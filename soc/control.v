==> flow/design.v <==
`timescale 1ns / 1ps
module control(
    input Clk,
    input Reset,
    input Halt,
    input [6:0] AluOp,
    input IntEnabled,
    input Int,
    input IntAck,
    input [31:0] IntMemData,
    output [31:0] IData,
    output SetIData,
    output SetIPC,
    output SetIrPC,
    output InstTick,
    input Misalignment,
    input Ready,
    output Execute,
    input DataReady,
    input AluWait,
    input AluMultiCy,
    output [6:0] State
    );
    localparam FETCH = 7'b0000001;
    localparam DECODE = 7'b0000010;
    localparam EXECUTE = 7'b0001000;
    localparam MEMORY = 7'b0010000;
    localparam WRITEBACK = 7'b0100000;
    localparam MULTI_STALL = 7'b1000000;
    localparam STALL = 7'b1001000;
    localparam LOAD = 5'b00000;
    localparam STORE = 5'b01000;
    localparam MADD = 5'b10000;
    localparam BRANCH = 5'b11000;
    localparam JALR = 5'b11001;
    localparam JAL = 5'b11011;
    localparam SYSTEM = 5'b11100;
    localparam OP = 5'b01100;
    localparam OPIMM = 5'b00100;
    localparam MISCMEM = 5'b00011;
    localparam AUIPC = 5'b00101;
    localparam LUI = 5'b01101;
    reg [6:0] state = FETCH;
    reg memReady;
    reg memExecute;
    reg memDataReady;
    reg [31:0] memCycle;
    reg [6:0] nextState = FETCH;
    reg [2:0] interruptState;
    reg interruptAck;
    reg interruptWasInactive;
    reg setIData;
    reg setIPC;
    reg instTick;
    reg hasWaited;
    reg [31:0] iData;
    reg [31:0] checkAlignInt;
    always @ (posedge Clk) begin
        if (Halt == 1'b0) begin
            if (Reset == 1'b1) begin
                state <= FETCH;
                nextState <= 7'b0000001;
                memCycle <= 32'h00000000;
                memExecute <= 1'b0;
                interruptWasInactive <= 1'b1;
                interruptAck <= 1'b0;
                interruptState <= 3'b000;
                setIPC <= 1'b0;
                iData <= 32'h00000000;
                setIData <= 1'b0;
                instTick <= 1'b0;
            end else begin
                case (state)
                    FETCH : begin
                        if (checkAlignInt != 1'b0) begin
                            if (IntEnabled == 1'b1 && interruptWasInactive == 1'b1 && Int == 1'b1) begin
                                interruptAck <= 1'b1;
                                interruptWasInactive <= 0;
                                interruptState <= 3'b000;
                                nextState <= FETCH;
                                state <= MULTI_STALL;
                                checkAlignInt <= 1'b0;
                            end else begin
                                checkAlignInt <= $signed(checkAlignInt) - 1;
                            end
                        end else begin
                            if (Int == 1'b0) begin
                                interruptWasInactive <= 1'b1;
                            end
                            instTick <= 1'b0;
                            if (memCycle == 32'h00000000 && memReady == 1'b1) begin
                                memExecute <= 1'b1;
                                memCycle <= 1;
                            end else if (memCycle == 32'h00000001) begin
                                memExecute <= 1'b0;
                                memCycle <= 32'h00000002;
                            end else if (memCycle == 32'h00000002) begin
                                memExecute <= 1'b0;
                                if (DataReady == 1'b1) begin
                                    memCycle <= 32'h00000000;
                                    state <= DECODE;
                                end
                            end
                        end
                    end
                    DECODE : begin
                        if (Int == 1'b0) begin
                            interruptWasInactive <= 1'b1;
                        end
                        hasWaited <= 1'b0;
                        state <= EXECUTE;
                    end
                    EXECUTE : begin
                        if (Int == 1'b0) begin
                            interruptWasInactive <= 1'b1;
                        end
                        if (AluOp[6:2] == LOAD || AluOp[6:2] == STORE) begin
                            state <= MEMORY;
                        end else begin
                            if (AluWait <= 1'b0) begin
                                if (AluMultiCy == 1'b1) begin
                                    if (hasWaited == 1'b1) begin
                                        state <= WRITEBACK;
                                    end
                                end else begin
                                    state <= WRITEBACK;
                                end
                                hasWaited <= 1'b1;
                            end
                        end
                    end
                    MEMORY : begin
                        if (Int == 1'b0) begin
                            interruptWasInactive <= 1'b1;
                        end
                        if (Misalignment == 1'b1 && checkAlignInt == 32'h00000000) begin
                            checkAlignInt <= 32'h00000006;
                        end else if ($signed(checkAlignInt) > 0) begin
                            if (IntEnabled == 1'b1 && interruptWasInactive == 1'b1 && Int == 1'b1) begin
                                interruptAck <= 1'b1;
                                interruptWasInactive <= 1'b0;
                                interruptState <= 32'b001;
                                nextState <= FETCH;
                                state <= MULTI_STALL;
                                checkAlignInt <= 32'h00000000;
                            end else begin
                                checkAlignInt <= $signed(checkAlignInt) - 1;
                            end
                        end else begin
                            if (memCycle == 32'h00000000 && memReady == 1'b1) begin
                                memExecute <= 1'b1;
                                memCycle <= 32'h00000001;
                            end else if (memCycle == 32'h00000001) begin
                                memExecute <= 1'b0;
                                if (AluOp[6:2] == STORE) begin
                                    memCycle <= 32'h00000000;
                                    state <= WRITEBACK;
                                end else if (memDataReady == 1'b1) begin
                                    memCycle <= 32'h00000000;
                                    state <= WRITEBACK;
                                end
                            end
                        end
                    end
                    WRITEBACK : begin
                        if (IntEnabled == 1'b1 && interruptWasInactive == 1'b1 && Int == 1'b1) begin
                            interruptAck <= 1'b1;
                            interruptWasInactive <= 1'b0;
                            interruptState <= 1'b0;
                            nextState <= FETCH;
                            state <= MULTI_STALL;
                        end else begin
                            if (Int == 1'b0) begin
                                interruptWasInactive <= 1'b1;
                            end
                            if (Misalignment == 1'b1 && checkAlignInt == 32'h00000000) begin
                                checkAlignInt <= 32'h00000003;
                            end
                            state <= FETCH;
                            if (Misalignment == 1'b0 && memCycle == 32'h00000000 && memReady == 1'b1) begin
                                memExecute <= 1'b1;
                                memCycle <= 32'h00000002;
                            end
                        end
                        instTick <= 1'b1;
                    end
                    MULTI_STALL : begin
                        if (Int == 1'b0) begin
                            interruptWasInactive <= 1'b1;
                        end
                        instTick <= 1'b0;
                        if (interruptState == 3'b001) begin
                            setIPC <= 1'b1;
                            interruptState <= 3'b101;
                        end else if (interruptState == 3'b101) begin
                            setIPC <= 1'b0;
                            interruptAck <= 1'b0;
                            interruptState <= 3'b111;
                        end else if (interruptState == 3'b111) begin
                            interruptState <= 3'b000;
                            state <= FETCH;
                        end
                    end
                    STALL : begin
                        state <= WRITEBACK;
                    end
                    default: state <= FETCH;
                endcase
            end
        end
    end
    assign State = state;
    assign IntAck = interruptAck;
    assign IData = iData;
    assign SetIData = setIData;
    assign SetIPC = setIPC;
    assign InstTick = instTick;
    assign Execute = memExecute;
    assign State = state;
endmodule
From RTL to reports: control
What the tools print for control, step after step.
Line numbers count from 1 in the design file above.
{ "inputs": {"top_module": "control", "clock": "Clk", "lib": "sky130hd", "corner": "tt_025C_1v80"} }

Elaborated design
Counts by Yosys on the flattened word-level netlist (proc, flatten, opt, wreduce; memories kept). Register bits leave out memories and registers merged into their read ports (data or address). Print and check cells are left out. Cells with the same type and inputs are merged into one.
{ "classes": {"bitwise": 3, "n_mux": 77, "addsub": 1, "reduce_and_logical": 29, "eq_ne": 45, "compare": 2} }
{ "op_table": {"columns": ["cell", "n"], "rows": [
  ["32-bit 2-to-1 mux", 19],
  ["32-bit case mux with 3-bit select", 2],
  ["7-bit 2-to-1 mux", 20],
  ["32-bit zero test", 2],
  ["7-bit case mux with 7-bit select", 1],
  ["3-bit != test with constant B", 12],
  ["4-bit != test with constant B", 9],
  ["32-bit by 1-bit greater-than comparator with 1-bit output with constant B", 1],
  ["32-bit by 1-bit equality test with 1-bit output with constant B", 1],
  ["32-bit by 2-bit subtractor with 32-bit output with constant B", 1],
  ["32-bit by 2-bit equality test with 1-bit output with constant B", 1],
  ["32-bit nonzero test", 1],
  ["5-bit != test with constant B", 6],
  ["3-bit 2-to-1 mux", 8],
  ["1-bit 2-to-1 mux", 22],
  ["14-bit AND reduction", 1],
  ["7-bit equality test with constant B", 2],
  ["7-bit AND reduction", 2],
  ["3-bit case mux with 4-bit select", 1],
  ["11-bit AND reduction", 1],
  ["2-bit != test with constant B", 5],
  ["3-bit AND reduction", 3],
  ["9-bit AND reduction", 1],
  ["4-bit nonzero test", 2],
  ["7-bit by 1-bit equality test with 1-bit output with constant B", 1],
  ["7-bit by 2-bit equality test with 1-bit output with constant B", 1],
  ["7-bit by 4-bit equality test with 1-bit output with constant B", 1],
  ["7-bit by 5-bit equality test with 1-bit output with constant B", 1]
]} }
Not listed: further kinds 18, cells in them 29.
{ "word_totals": {"regBits": 79, "elab_cells": 166, "output_inout_bits": 44, "in_bits": 50} }

Longest topological paths
Longest topological path by Yosys (ltp), each cell counted once; first at word level (registers and memories cut), then after technology mapping (sequential cells cut; the memories' decode and read muxes count).
{ "depth": {"depth_word": 7, "abc_area": 0, "mapped_depth": 9} }

Mapped cells and area
Yosys stat after the flow's synthesis: flattened, memories mapped to cells. It holds for the ABC_AREA given above (unset counts as 0); a run with the other value may have another netlist.
Totals and module areas in this step are rounded.
{ "types": {"columns": ["type", "n", "area_total_um2"], "rows": [
  ["sky130_fd_sc_hd__edfxtp_1", 44, 1.32E+03],
  ["sky130_fd_sc_hd__buf_4", 35, 262.752],
  ["sky130_fd_sc_hd__xnor2_1", 25, 218.96],
  ["sky130_fd_sc_hd__nor2_1", 51, 191.434],
  ["sky130_fd_sc_hd__nor4_1", 18, 112.608],
  ["sky130_fd_sc_hd__dfxtp_1", 5, 100.096],
  ["sky130_fd_sc_hd__nor3_1", 19, 95.091],
  ["sky130_fd_sc_hd__a31oi_1", 13, 81.328],
  ["sky130_fd_sc_hd__or4_1", 8, 60.058],
  ["sky130_fd_sc_hd__a21oi_1", 10, 50.048],
  ["sky130_fd_sc_hd__nand3_1", 10, 50.048],
  ["sky130_fd_sc_hd__clkbuf_1", 12, 45.043],
  ["sky130_fd_sc_hd__nand2_1", 12, 45.043],
  ["sky130_fd_sc_hd__o31ai_1", 6, 45.043],
  ["sky130_fd_sc_hd__o21ai_0", 8, 40.038],
  ["sky130_fd_sc_hd__and3_1", 6, 37.536],
  ["sky130_fd_sc_hd__inv_1", 10, 37.536],
  ["sky130_fd_sc_hd__or3_1", 6, 37.536]
]} }
Other cell types: 39; their cells: 67.
{ "mapped": {"seq_area_um2": 1420, "synth_area_um2": 3370, "ff_cells": 49, "cells": 365, "n_buf": 53} }

Worst setup path after synthesis
Path of least setup slack by OpenSTA after synthesis, without wires, with an ideal clock, recovery checks aside; 20% of the period is set as input and as output delay. Where synthesis merged equal registers, the netlist keeps one of their names.
{ "synth_timing": {"kind": "input -> register", "startpoint": "input IntEnabled", "endpoint": "register checkAlignInt[0]", "required_time_ns": 9.606, "t_arrival_ns": 7.554, "setup_time_ns": 0.594, "path_delay_ns": 6.108, "driving_pins": 5, "period_ns": 10.2, "input_delay_ns": 2.040, "path_slack_ns": 2.052, "launch_ns": 2.040, "synth_period_reached_ns": 8.148} }
"path_delay_ns" is the arrival time less input delay plus setup time.
"driving_pins": output pins that drive a net of the path, with the launching flip-flop's if there is one; two outputs of one cell count as two.
"synth_period_reached_ns" = period - worst setup slack (recovery checks aside). The figure is calculated, with input and output delays left at 20% of the set period.
The rows between start and end are the longest chain of elaborated cells between them; the timing report does not say that the signal goes this way. Where chains are equally long, one stands for them.
Each line given opens the expression or statement behind the cell; cells for indexed reads and writes are added by Yosys, which also makes memories of some case tables.
A register here has more assigning lines than the two given.
Only ways into the end's enable, where the timed path ends, are counted here.
{ "synth_via": {"path_cell_list": "sky130_fd_sc_hd__nand3_1 > sky130_fd_sc_hd__nand3_1 > sky130_fd_sc_hd__o21ai_0 > sky130_fd_sc_hd__mux2i_1 > sky130_fd_sc_hd__a2111oi_0", "elab_chain_len": 4} }
{ "synth_lines": {"columns": ["element", "line_no", "text"], "rows": [
  ["start, declared", 7, "input IntEnabled,"],
  ["1-bit logical AND x2", 166, "if (IntEnabled == 1'b1 && interruptWasInactive == 1'b1 && Int == 1'b1) begin"],
  ["2-bit != test", null, null],
  ["7-bit AND reduction", null, null],
  ["end, assigned", 84, "checkAlignInt <= $signed(checkAlignInt) - 1;"],
  ["end, assigned", 147, "checkAlignInt <= $signed(checkAlignInt) - 1;"],
  ["end, declared", 57, "reg [31:0] checkAlignInt;"]
]} }

Worst path after layout
From the final timing report of stored run 1: the path of least setup slack in the routed layout; clock arrival at registers is part of the times.
{ "layout_timing": {"kind": "register -> register", "startpoint": "register checkAlignInt[15]", "endpoint": "register checkAlignInt[12]", "period_ns": 4.78, "driving_pins": 6, "required_time_ns": 4.79, "launch_ns": 0.29, "setup_time_ns": 0.28, "t_arrival_ns": 3.34, "path_slack_ns": 1.45} }
The rows between start and end are the longest chain of elaborated cells between them; the timing report does not say that the signal goes this way. Where chains are equally long, one stands for them.
A register here has more assigning lines than the two given.
The path ends at the data pin of a flip-flop with enable; ways to the enable are not counted.
{ "layout_via": {"path_cell_list": "sky130_fd_sc_hd__edfxtp_1 > sky130_fd_sc_hd__or4_1 > sky130_fd_sc_hd__or3_4 > sky130_fd_sc_hd__nor4_1 > sky130_fd_sc_hd__a21o_1 > sky130_fd_sc_hd__nor2_1", "elab_chain_len": 5} }
{ "layout_lines": {"columns": ["element", "line_no", "text"], "rows": [
  ["start, declared", 57, "reg [31:0] checkAlignInt;"],
  ["start, assigned", 84, "checkAlignInt <= $signed(checkAlignInt) - 1;"],
  ["start, assigned", 147, "checkAlignInt <= $signed(checkAlignInt) - 1;"],
  ["32-bit zero test", 176, "if (Misalignment == 1'b1 && checkAlignInt == 32'h00000000) begin"],
  ["1-bit logical AND", 176, null],
  ["32-bit 2-to-1 mux", 176, null],
  ["32-bit 2-to-1 mux", 166, "if (IntEnabled == 1'b1 && interruptWasInactive == 1'b1 && Int == 1'b1) begin"],
  ["32-bit case mux with 3-bit select", 73, "case (state)"],
  ["end, assigned", 84, null],
  ["end, assigned", 147, null],
  ["end, declared", 57, null]
]} }

# Flow runs of control

Measured results for control: 2 stored runs of the Yosys and OpenROAD flow on sky130hd. The settings differ; the order carries no meaning. The constraints put input and output delay at 20% of the set period each and load the outputs with 0.01 pF.
By "period_less_ws_ns" is meant the clock period of the run minus its worst setup slack. This is arithmetic on one report: input and output delays are still those of the set period (20% each).
"timing.worst_path_ns" means the part of the period allowed to the worst setup path (the constraints hold back 20% at inputs and 20% at outputs) less its slack; where the path has registers, the arrival times of their clocks count too.
"final_power_uw": no workload was simulated; the value follows from the tool's default switching activity.
The results are shown rounded.
[
  {
    "run": "stored run 1",
    "settings": { "period_ns": 4.78, "CORE_UTILIZATION": 57, "TNS_END_PERCENT": 70, "SLEW_MARGIN": 10, "CAP_MARGIN": 20, "CORE_MARGIN": 2 },
    "results": { "die_area_um2": 6550, "final_power_uw": 812, "final_stdcell_area_um2": 3590, "timing.worst_path_ns": 3.33, "worst_path_kind": "register -> register", "util_pct": 61.7, "timing.hold.ws_ns": 0.554, "setup_ws_ns": 1.45, "setupTns_ns": 0.000, "synth_area_um2": 3370, "period_less_ws_ns": 3.327 }
  },
  {
    "run": "stored run 2",
    "settings": { "period_ns": 4.67, "CORE_UTILIZATION": 34, "SETUP_SLACK_MARGIN": 0.07, "PLACE_DENSITY": 0.81, "CELL_PAD_IN_SITES_DETAIL_PLACEMENT": 2, "GPL_TIMING_DRIVEN": 0, "GPL_ROUTABILITY_DRIVEN": 1, "CTS_CLUSTER_SIZE": 19, "CTS_CLUSTER_DIAMETER": 122, "SLEW_MARGIN": 35, "MAX_ROUTING_LAYER": "met4", "CAP_MARGIN": 20, "CORE_MARGIN": 2 },
    "results": { "timing.worst_path_ns": 2.49, "worst_path_kind": "input -> register", "period_less_ws_ns": 3.429, "final_stdcell_area_um2": 4050, "setupTns_ns": 0.000, "final_power_uw": 903, "die_area_um2": 10700, "setup_ws_ns": 1.24, "synth_area_um2": 3370, "timing.hold.ws_ns": 0.548, "util_pct": 41.9 }
  }
]
