==> flow/design.v <==
`timescale 1ns / 1ps
module mem_controller(
    input Clk,
    input Reset,
    output Ready,
    input Execute,
    input DataWe,
    input [31:0] Address,
    input [31:0] InData,
    input [1:0] DataByteEn,
    input SignExtend,
    output [31:0] OutData,
    output DataReady,
    input MEM_Ready,
    output MEM_Cmd,
    output MEM_We,
    output [1:0] MEM_ByteEnable,
    output [31:0] MEM_Addr,
    output [31:0] MEM_InData,
    input [31:0] MEM_OutData,
    input MEM_DataReady
);
    reg we = 1'b0;
    reg [31:0] addr = 32'h00000000;
    reg [31:0] indata = 32'h00000000;
    reg [31:0] outdata = 32'h00000000;
    reg [1:0] byteEnable = 2'b11;
    reg cmd = 1'b0;
    reg state = 2'b00;
    reg ready = 1'b0;
    reg dataReady;
    always @ (posedge Clk) begin
        if (Reset == 1'b1) 
        begin
            we <= 1'b0;
            cmd <= 1'b0;
            state <= 1'b0;
            dataReady <= 1'b0;
        end
        else if (state == 1'b0 && Execute == 1'b1 && MEM_Ready == 1'b1) 
        begin
            we <= DataWe;
            addr <= Address;
            indata <= InData;
            byteEnable <= DataByteEn;
            cmd = 1'b1;
            dataReady <= 1'b0;
            outdata <= 32'hABCDEFEE;
            if (DataWe == 1'b1)
                state <= 2'b01;  
            else
                state <= 2'b10;  
        end
        else if (state ==2'b01)
        begin
            cmd <= 1'b0;
            dataReady <= 1'b1;
            outdata <= MEM_InData;
            state <= 2'b10;
        end
        else if (state == 2'b10) 
        begin
            cmd <= 0;
            state <= 0;
            dataReady <= 0;
        end
    end
    assign OutData = outdata;
    assign Ready = (MEM_Ready & !Execute);
    assign DataReady = dataReady;
    assign MEM_Cmd = cmd;
    assign MEM_ByteEnable = byteEnable;
    assign MEM_Data = indata;
    assign MEM_Addr = addr;
    assign MEM_We = we;
endmodule
Step by step through the tools: mem_controller
The steps from the RTL of mem_controller to its reports follow in flow order.
Lines are those of the file above, counted from 1.
Operators: Yosys type, input widths -> output width; for muxes data width and select width s.
Cell names lack the library's common part.
{"block": "inputs", "top_module": "mem_controller", "clock": "Clk", "lib": "sky130hd", "pvt_corner": "tt_025C_1v80"}

Elaborated design
Source: Yosys, flattened and elaborated, memories not mapped. Widths are those after wreduce. Registers that Yosys merges into a memory's read port (data or address) are not register bits. Print and check cells do not count. Equal cells are merged and count once.
{"block": "op_classes", "n_mux": 5, "bitwise": 4, "reduce_and_logical": 8}
{"block": "ops", "operator": "$mux 32", "count": 1}
{"block": "ops", "operator": "$reduce_and 2->1", "count": 2}
{"block": "ops", "operator": "$reduce_or 2->1", "count": 2}
{"block": "ops", "operator": "$mux 1", "count": 4}
{"block": "ops", "operator": "$not 1->1", "count": 3}
{"block": "ops", "operator": "$logic_and 1x1->1", "count": 2}
{"block": "ops", "operator": "$reduce_bool 2->1", "count": 1}
{"block": "ops", "operator": "$and 1x1->1", "count": 1}
{"block": "ops", "operator": "$logic_not 1->1", "count": 1}
{"block": "word_totals", "ff_bits": 70, "out_inout_bits": 102}

Depth
Yosys ltp: most cells in a row. Word level: on the elaborated netlist, between registers, memories and ports. Mapped: between sequential cells and ports; inverters and the memories' decode and read muxes count.
{"block": "depth", "ltp_word": 5, "ABC_AREA": 0, "ltp_mapped": 2, "depth_no_buf": 2}

After synthesis
The flow's flattened synthesis, as Yosys stat reports it; memories are mapped. The netlist is that of the ABC_AREA named above (0 if unset); the other value can give another one.
Totals and module areas in this step are rounded.
{"block": "by_type", "cell_type": "edfxtp_1", "count": 35, "area_total_um2": 1.05E+03}
{"block": "by_type", "cell_type": "buf_4", "count": 63, "area_total_um2": 472.954}
{"block": "by_type", "cell_type": "dfxtp_1", "count": 4, "area_total_um2": 80.077}
{"block": "by_type", "cell_type": "nor3_1", "count": 3, "area_total_um2": 15.014}
{"block": "by_type", "cell_type": "nand2b_1", "count": 2, "area_total_um2": 12.512}
{"block": "by_type", "cell_type": "a21oi_1", "count": 2, "area_total_um2": 10.01}
{"block": "by_type", "cell_type": "mux2i_1", "count": 1, "area_total_um2": 10.01}
{"block": "by_type", "cell_type": "o21ba_1", "count": 1, "area_total_um2": 10.01}
{"block": "by_type", "cell_type": "and3b_1", "count": 1, "area_total_um2": 8.758}
{"block": "by_type", "cell_type": "a21boi_1", "count": 1, "area_total_um2": 7.507}
{"block": "by_type", "cell_type": "nor2b_1", "count": 1, "area_total_um2": 6.256}
{"block": "by_type", "cell_type": "conb_1", "count": 1, "area_total_um2": 3.754}
{"block": "by_type", "cell_type": "nand2_1", "count": 1, "area_total_um2": 3.754}
{"block": "by_type", "cell_type": "nor2_1", "count": 1, "area_total_um2": 3.754}
{"block": "mapped", "stdcells": 117, "mapped_area_um2": 1700, "ff_cells": 39}

Timing after synthesis
OpenSTA on the mapped netlist: ideal clock, no wires. The path of least setup slack (recovery checks aside). Input and output delay are each 20% of the period. Register names are those of the netlist, which keeps one name where synthesis merged equal registers.
{"block": "synth_path", "path_type": "input to register", "from": "input port Execute", "to": "register addr[0]", "clock_period_ns": 3.41, "in_delay_ns": 0.682, "arrival_ns": 3.076, "t_required_ns": 2.943, "setup_slack_ns": -0.133, "path_delay_ns": 2.861, "stages": 2, "synth_period_reached_ns": 3.543}
"path_delay_ns" = arrival - input delay + setup time.
"stages": output pins that drive a net of the path, with the launching flip-flop's if there is one; two outputs of one cell count as two.
"synth_period_reached_ns" = period - worst setup slack (recovery checks aside). The figure is calculated, with input and output delays left at 20% of the set period.
The rows between start and end are the longest chain of elaborated cells between them; the timing report does not say that the signal goes this way. Where chains are equally long, one stands for them.
A line is the first line of the expression or statement that the cell stems from. Yosys adds cells for indexed reads and writes and turns some case tables into memories.
{"block": "synth_via", "path_cell_list": "nand2_1 -> nor3_1", "elab_chain_cells": 3}
{"block": "synth_rtl", "element": "start, declared", "line_no": 6, "text": "input Execute,"}
{"block": "synth_rtl", "element": "$logic_and 1x1->1 (2 in a row)", "line_no": 40, "text": "else if (state == 1'b0 && Execute == 1'b1 && MEM_Ready == 1'b1)"}
{"block": "synth_rtl", "element": "$reduce_and 2->1"}
{"block": "synth_rtl", "element": "end, assigned", "line_no": 43, "text": "addr <= Address;"}
{"block": "synth_rtl", "element": "end, declared", "line_no": 24, "text": "reg [31:0] addr = 32'h00000000;"}

Path in the finished layout
Path of least setup slack in the final report of flow run 1 (OpenROAD, finished layout, wires in). Where an end is a register, its clock arrival counts in the times.
{"block": "layout_path", "path_type": "input to output", "from": "input port MEM_Ready", "to": "output port Ready", "clock_period_ns": 3.42, "in_delay_ns": 0.68, "arrival_ns": 1.94, "t_required_ns": 2.74, "setup_slack_ns": 0.79, "stages": 3}
The rows between start and end are the longest chain of elaborated cells between them; the timing report does not say that the signal goes this way. Where chains are equally long, one stands for them.
{"block": "layout_via", "path_cell_list": "clkdlybuf4s50_1 -> nor2b_1 -> clkdlybuf4s50_1", "elab_chain_cells": 1}
{"block": "layout_rtl", "element": "start, declared", "line_no": 14, "text": "input MEM_Ready,"}
{"block": "layout_rtl", "element": "$and 1x1->1", "line_no": 69, "text": "assign Ready = (MEM_Ready & !Execute);"}
{"block": "layout_rtl", "element": "end, declared", "line_no": 5, "text": "output Ready,"}

Subject: mem_controller on sky130hd, stored results

Hello all,

Module mem_controller, platform sky130hd: 2 stored runs of the flow (Yosys, OpenROAD) with differing settings, in no particular order. Input and output delays are each 20% of the period that was set; the output load is 0.01 pF.
"achieved_period_ns" is the run's clock period less its worst setup slack. It is reckoned from that one timing run; input and output delays stay at 20% of the period that was set.
"worst_path_allowed_less_slack_ns": the worst setup path's part of the clock period (all of it between registers, 20% less for each end at a port) less its slack. A launch clock that arrives late makes it longer, a capture clock that arrives late makes it shorter.
"total_power_mw" is the tool's figure for a default switching activity; nothing was simulated.
The results are shown rounded.

{"run": "flow run 1", "settings": { "period_ns": 3.42, "CAP_MARGIN": 20, "CORE_MARGIN": 2, "CORE_UTILIZATION": 40, "SLEW_MARGIN": 20 }, "results": { "hold_ws_ns": 0.48, "die_area_um2": 4800, "total_power_mw": 0.97, "worst_path_allowed_less_slack_ns": 1.26, "worst_setup_path_type": "input to output", "util_pct": 63, "yosys.chip_area_um2": 1700, "setup_worst_slack_ns": 0.79, "achieved_period_ns": 2.626, "post_route_stdcell_area_um2": 2500, "setup_tns_ns": 0.000 }}
{"run": "flow run 2", "settings": { "period_ns": 5.45, "CORE_UTILIZATION": 28, "SETUP_SLACK_MARGIN": 0.19, "PLACE_DENSITY_LB_ADDON": 0.28, "HOLD_SLACK_MARGIN": -0.01, "TNS_END_PERCENT": 50, "GPL_ROUTABILITY_DRIVEN": 1, "CTS_CLUSTER_SIZE": 47, "CAP_MARGIN": 20, "CORE_MARGIN": 2, "SLEW_MARGIN": 20 }, "results": { "hold_ws_ns": 0.49, "die_area_um2": 6700, "total_power_mw": 0.60, "worst_path_allowed_less_slack_ns": 1.24, "worst_setup_path_type": "input to output", "util_pct": 43, "yosys.chip_area_um2": 1700, "setup_worst_slack_ns": 2.0, "achieved_period_ns": 3.424, "post_route_stdcell_area_um2": 2600, "setup_tns_ns": 0.000 }}

Thanks
